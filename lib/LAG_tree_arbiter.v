==> flow/design.v <==
parameter verbose=0;
parameter router_alloc_stages=1;
parameter channel_latency=0;
parameter sim_injection_rate=0.5;
parameter router_num_pls_on_exit=2;
parameter network_y=4;
parameter sim_packet_length=5;
parameter debug=1;
parameter router_num_pls_on_entry=1;
parameter opt_meshxyturns=1;
parameter router_buf_len=4;
parameter sim_measurement_packets=1000;
parameter sim_warmup_packets=100;
parameter network_x=4;
parameter channel_data_width=16;
parameter router_radix=5;
parameter router_num_pls=2;
module comb_matrix_arb_next_state (state, grant, new_state);
   parameter size=4;
   input [size*size-1:0] state;
   input [size-1:0] grant;
   output [size*size-1:0] new_state;
   genvar i,j;
   generate
   for (i=0; i<size; i=i+1) begin:ol2
      for (j=0; j<size; j=j+1) begin:il2
         assign new_state[j*size+i]= (state[j*size+i]&&!grant[j])||(grant[i]);
      end
   end
   endgenerate
endmodule  
module matrix_arb (request, grant, success, clk, rst_n);
   parameter size= 4;
   parameter multistage = 0;
   parameter grant_hold = 0;
   input [size-1:0] request;
   output [size-1:0] grant;
   input success;
   input clk, rst_n; 
   genvar i,j;
   logic [size-1:0] req;
   logic [size-1:0] newgrant;
   logic [size*size-1:0] next_state, current_state;
   logic [size-1:0] pri [size-1:0];
   logic [size*size-1:0] new_state;
   logic [size*size-1:0] state;
   logic  update;
   genvar r;
   integer k;
   assign req=request;
   generate
   for (i=0; i<size; i=i+1) begin:ol1
      for (j=0; j<size; j=j+1) begin:il1
         if (j==i) 
           assign pri[i][j]=req[i];
         else 
           if (j>i)
             assign pri[i][j]=!(req[j]&&state[j*size+i]);
           else
             assign pri[i][j]=!(req[j]&&!state[i*size+j]);
      end
      assign grant[i]=&pri[i];
   end
   endgenerate
   generate
   if (multistage==2) begin
      assign state = success ? next_state : current_state;
   end else begin
      assign state = current_state;
   end
   endgenerate
   comb_matrix_arb_next_state #(size) calc_next (.*);
   always@(posedge clk) begin
     if (!rst_n) begin
        current_state<='1;  
	next_state<='1;  
     end else begin
	if (multistage==2) begin
	   update<=|req;
	   if (|req) begin
	      next_state <= new_state;
	   end
	   if (update) begin
	      current_state <= state;
	   end
	end else begin
	   if ((multistage==1)&!success) begin
	   end else begin
              if (|req) begin
		 current_state<=new_state;
              end
	   end
	end 
     end
   end
endmodule
module LAG_tree_arbiter (request, grant, success, clk, rst_n);
   parameter multistage=0;
   parameter size=20;
   parameter groupsize=4;
   parameter numgroups=size/groupsize;
   input [size-1:0] request; 
   output [size-1:0] grant;
   input 	     success;
   input 	     clk, rst_n;
   logic [size-1:0] intra_group_grant;
   logic [numgroups-1:0] group_grant, any_group_request;
   logic [numgroups-1:0] current_group_success, last_group_success;
   logic [numgroups-1:0] group_success;
   genvar i;
   generate
   for (i=0; i<numgroups; i=i+1) begin:arbiters
      if (multistage==0) begin
	 matrix_arb #(.size(groupsize),
		      .multistage(1)
		                     ) arb
	   (.request(request[(i+1)*groupsize-1:i*groupsize]),
	    .grant(intra_group_grant[(i+1)*groupsize-1:i*groupsize]),
	    .success(group_success[i]), 
	    .clk, .rst_n);
      end else begin
	 matrix_arb #(.size(groupsize),
		      .multistage(multistage)
		                              ) arb
	   (.request(request[(i+1)*groupsize-1:i*groupsize]),
	    .grant(intra_group_grant[(i+1)*groupsize-1:i*groupsize]),
	    .success(group_success[i] & success),
	    .clk, .rst_n);
      end
      assign any_group_request[i] = |request[(i+1)*groupsize-1:i*groupsize];
      assign grant[(i+1)*groupsize-1:i*groupsize]=
      	     intra_group_grant[(i+1)*groupsize-1:i*groupsize] & {groupsize{group_grant[i]}};
      assign current_group_success[i]= group_grant[i];
   end
   if (multistage==2) begin
      always@(posedge clk) begin
	 if (!rst_n) begin
	    last_group_success<='0;
	 end else begin
	    last_group_success<=current_group_success;
	 end
      end
      assign group_success=last_group_success;
   end else begin
      assign group_success=current_group_success;
   end
   endgenerate
   matrix_arb #(.size(numgroups),
		.multistage(multistage)
                            ) group_arb 
     (.request(any_group_request),
      .grant(group_grant),
      .success(success),
      .clk, .rst_n);
endmodule  
Step by step through the tools: LAG_tree_arbiter. What the tools print for LAG_tree_arbiter, step after step. Lines are those of the file above, counted from 1. A cell with - has no value.

Top module: LAG_tree_arbiter. Clock input: clk. Cell library: sky130hd. Timing corner: tt_025C_1v80.

After elaboration. Counts by Yosys on the flattened word-level netlist (proc, flatten, opt, wreduce). Print and check cells are left out. Cells with the same type and inputs are merged into one.

Under register bits stands 105. Under input bits stands 23. The entry for word-level cells reads 477.

The entry for bitwise operators reads 5. For reductions and logical operators the number is 466.

Operators by type and width (number): logical AND 1 bit (185); zero test 1 bit (145); logical OR 1 bit (105); AND reduction 4 bit (20); AND reduction 5 bit (5); OR reduction 20 bit (1); AND 4 bit (5); OR reduction 4 bit (5).

Longest topological paths. Longest topological path by Yosys (ltp), each cell counted once; first at word level (registers and memories cut), then after technology mapping (sequential cells cut; the memories' decode and read muxes count).

Under depth after elaboration stands 7. For ABC_AREA the number is 0. Mapped depth: 6. The entry for gate-level depth less buffers reads 5.

Mapped cells and area. Yosys stat after the flow's synthesis: flattened, memories mapped to cells. It holds for the ABC_AREA given above (unset counts as 0); a run with the other value may have another netlist. Totals and module areas in this step are rounded.

Cells by type (number): sky130_fd_sc_hd__dfxtp_1 (40); sky130_fd_sc_hd__inv_1 (43); sky130_fd_sc_hd__o211ai_1 (12); sky130_fd_sc_hd__a21o_1 (11); sky130_fd_sc_hd__o41ai_1 (8); sky130_fd_sc_hd__nand2_1 (17); sky130_fd_sc_hd__nand3_1 (12); sky130_fd_sc_hd__o21bai_1 (8); sky130_fd_sc_hd__o21ai_0 (10); sky130_fd_sc_hd__o2111a_1 (4); sky130_fd_sc_hd__a22oi_1 (5); sky130_fd_sc_hd__nand2b_1 (6); sky130_fd_sc_hd__nor4_1 (6); sky130_fd_sc_hd__a211o_1 (4); sky130_fd_sc_hd__a22o_1 (4); sky130_fd_sc_hd__o2111ai_1 (4); sky130_fd_sc_hd__o31ai_1 (4); sky130_fd_sc_hd__or4_1 (4).

Other cell types: 24; their cells: 39.

The entry for cell count reads 241. The entry for synthesis area reads 2051 um2. For sequential area the number is 800.8 um2. The figure for flip-flop cells is 40. For buffer cells the number is 4.

By module: a second synthesis without flattening, with its own total; a netlist apart from the flattened one above.

The figure for cell total of the unflattened synthesis is 702. The figure for area total of the unflattened synthesis is 6187 um2.

Each row is one instance without its submodules.

By module: matrix_arb (instances 5, cells 84, area 794.5 um2); matrix_arb (instances 1, cells 127, area 1201 um2); comb_matrix_arb_next_state #(size=4) (instances 5, cells 20, area 130.1 um2); comb_matrix_arb_next_state #(size=5) (instances 1, cells 30, area 200.2 um2); LAG_tree_arbiter (instances 1, cells 25, area 162.7 um2).

Timing after synthesis. OpenSTA on the mapped netlist: ideal clock, no wires. The path of least setup slack (recovery checks aside). Input and output delay are each 20% of the period. Register names are those of the netlist, which keeps one name where synthesis merged equal registers.

Kind: input to output. Start: input request[14]. End: output grant[17]. Under clock period stands 3070 ps. Input delay: 614 ps. Under output delay stands 614 ps. The entry for time at the first pin reads 614 ps. Under data arrival time stands 2153 ps. Required time: 2456 ps. The entry for path slack reads 303 ps. Path delay: 1539 ps. Stages on the path: 5. The figure for path buffers is 1. Synthesis period reached: 2767 ps.

"path delay" = arrival - input delay + setup time. A path that ends at an output port has no setup time. "stages on the path" counts driving pins, that of a launching flip-flop among them; a cell with two outputs on the path counts twice. "synthesis period reached" = period - worst setup slack (recovery checks aside). The figure is calculated, with input and output delays left at 20% of the set period. The rows between start and end are the longest chain of elaborated cells between them; the timing report does not say that the signal goes this way. Where chains are equally long, one stands for them. A line is the first line of the expression or statement that the cell stems from. Yosys adds cells for indexed reads and writes and turns some case tables into memories.

Cells stage by stage: sky130_fd_sc_hd__buf_6 > sky130_fd_sc_hd__or4_1 > sky130_fd_sc_hd__a222oi_1 > sky130_fd_sc_hd__nand4_1 > sky130_fd_sc_hd__inv_1. The entry for cells in the longest elaborated chain reads 5.

RTL lines, path after synthesis: start, declared (line 102) `input [size-1:0] request;`; OR reduction 4 bit (line 130) `assign any_group_request[i] = |request[(i+1)*groupsize-1:i*groupsize];`; logical AND 1 bit (line 60) `assign pri[i][j]=!(req[j]&&!state[i*size+j]);`; zero test 1 bit (line 60); AND reduction 5 bit (line 62) `assign grant[i]=&pri[i];`; AND 4 bit (line 132) `intra_group_grant[(i+1)*groupsize-1:i*groupsize] & {groupsize{group_grant[i]}};`; end, declared (line 103) `output [size-1:0] grant;`.

Timing after layout. Path of least setup slack in the final report of stored run 2 (OpenROAD, finished layout, wires in). Where an end is a register, its clock arrival counts in the times. The path's times are printed in steps of 10 ps; the period is the one set.

Kind: input to output. Start: input request[17]. End: output grant[3]. Under clock period stands 3620 ps. Input delay: 720 ps. Under output delay stands 720 ps. The entry for time at the first pin reads 720 ps. Under data arrival time stands 3130 ps. Required time: 2900 ps. The entry for path slack reads -240 ps. Stages on the path: 6. The figure for path buffers is 3.

The rows between start and end are the longest chain of elaborated cells between them; the timing report does not say that the signal goes this way. Where chains are equally long, one stands for them.

Cells stage by stage: sky130_fd_sc_hd__clkdlybuf4s50_1 > sky130_fd_sc_hd__o41ai_1 > sky130_fd_sc_hd__o2111ai_1 > sky130_fd_sc_hd__buf_4 > sky130_fd_sc_hd__a2111oi_2 > sky130_fd_sc_hd__clkdlybuf4s50_1. The entry for cells in the longest elaborated chain reads 5.

RTL lines, path post-layout: start, declared (line 102) `input [size-1:0] request;`; OR reduction 4 bit (line 130) `assign any_group_request[i] = |request[(i+1)*groupsize-1:i*groupsize];`; logical AND 1 bit (line 58) `assign pri[i][j]=!(req[j]&&state[j*size+i]);`; zero test 1 bit (line 58); AND reduction 5 bit (line 62) `assign grant[i]=&pri[i];`; AND 4 bit (line 132) `intra_group_grant[(i+1)*groupsize-1:i*groupsize] & {groupsize{group_grant[i]}};`; end, declared (line 103) `output [size-1:0] grant;`.

Measured results for LAG_tree_arbiter: 2 stored runs of the Yosys and OpenROAD flow on sky130hd. The settings differ; the order carries no meaning. The constraints put input and output delay at 20% of the set period each and load the outputs with 0.01 pF. "clock period reached" = clock period - worst setup slack. The figure is calculated, with input and output delays left at 20% of the set period. "allowed time less slack (worst setup path)" means the part of the period allowed to the worst setup path (the constraints hold back 20% at inputs and 20% at outputs) less its slack; where the path has registers, the arrival times of their clocks count too. "allowed time less slack (worst setup path)" is given in steps of 10 ps. Results are given in rounded form.

Files of stored run 1:
==> flow/run.sh <==
#!/bin/bash
# the make line also repeats the synthesis and layout settings of config.mk as NAME=value (left out here)
make -C /OpenROAD-flow-scripts/flow DESIGN_CONFIG=/design/flow/config.mk WORK_HOME=/design/flow/orfs CLKGATE_MAP_FILE= finish
==> flow/config.mk <==
export PLATFORM = sky130hd
export DESIGN_NAME = LAG_tree_arbiter
export DESIGN_NICKNAME = LAG_tree_arbiter
export VERILOG_FILES = /design/flow/design.v
export SDC_FILE = /design/flow/constraint.sdc
export NUM_CORES = 4
export LEC_CHECK = 0
export CAP_MARGIN = 20
export CORE_MARGIN = 2
export CORE_UTILIZATION = 55
export CTS_CLUSTER_DIAMETER = 251
export CTS_CLUSTER_SIZE = 97
export PLACE_DENSITY_LB_ADDON = 0.18
export SLEW_MARGIN = 20
==> flow/constraint.sdc <==
create_clock -name core_clock -period 1.76 [get_ports {clk}]
set_input_delay 0.3520 -clock core_clock [delete_from_list [all_inputs] [get_ports {clk}]]
set_output_delay 0.3520 -clock core_clock [all_outputs]
set_load 0.01 [all_outputs]

Outcome of stored run 1: stopped before the end: clock tree synthesis reported DPL-0038.

Files of stored run 2:
==> flow/run.sh <==
#!/bin/bash
# the make line also repeats the synthesis and layout settings of config.mk as NAME=value (left out here)
make -C /OpenROAD-flow-scripts/flow DESIGN_CONFIG=/design/flow/config.mk WORK_HOME=/design/flow/orfs CLKGATE_MAP_FILE= finish
==> flow/config.mk <==
export PLATFORM = sky130hd
export DESIGN_NAME = LAG_tree_arbiter
export DESIGN_NICKNAME = LAG_tree_arbiter
export VERILOG_FILES = /design/flow/design.v
export SDC_FILE = /design/flow/constraint.sdc
export NUM_CORES = 4
export LEC_CHECK = 0
export CAP_MARGIN = 20
export CORE_ASPECT_RATIO = 1.9
export CORE_MARGIN = 2
export CORE_UTILIZATION = 35
export CTS_CLUSTER_SIZE = 12
export GPL_ROUTABILITY_DRIVEN = 1
export MAX_ROUTING_LAYER = met5
export SETUP_SLACK_MARGIN = -0.33
export SLEW_MARGIN = 15
export TNS_END_PERCENT = 40
==> flow/constraint.sdc <==
create_clock -name core_clock -period 3.62 [get_ports {clk}]
set_input_delay 0.7240 -clock core_clock [delete_from_list [all_inputs] [get_ports {clk}]]
set_output_delay 0.7240 -clock core_clock [all_outputs]
set_load 0.01 [all_outputs]

Results of stored run 2. The synthesis area is 2051 um2. The measured post-route utilization is 53.5 %. The measured worst slack on setup checks is -238 ps. For the allowed time less slack (worst setup path) the run shows 2410 ps. Critical path kind: input to output. The die size stands at 6519 um2. For the clock period reached the run shows 3858 ps. The measured standard-cell area of the final layout is 3052 um2. The sum of negative setup slack is -2257 ps.
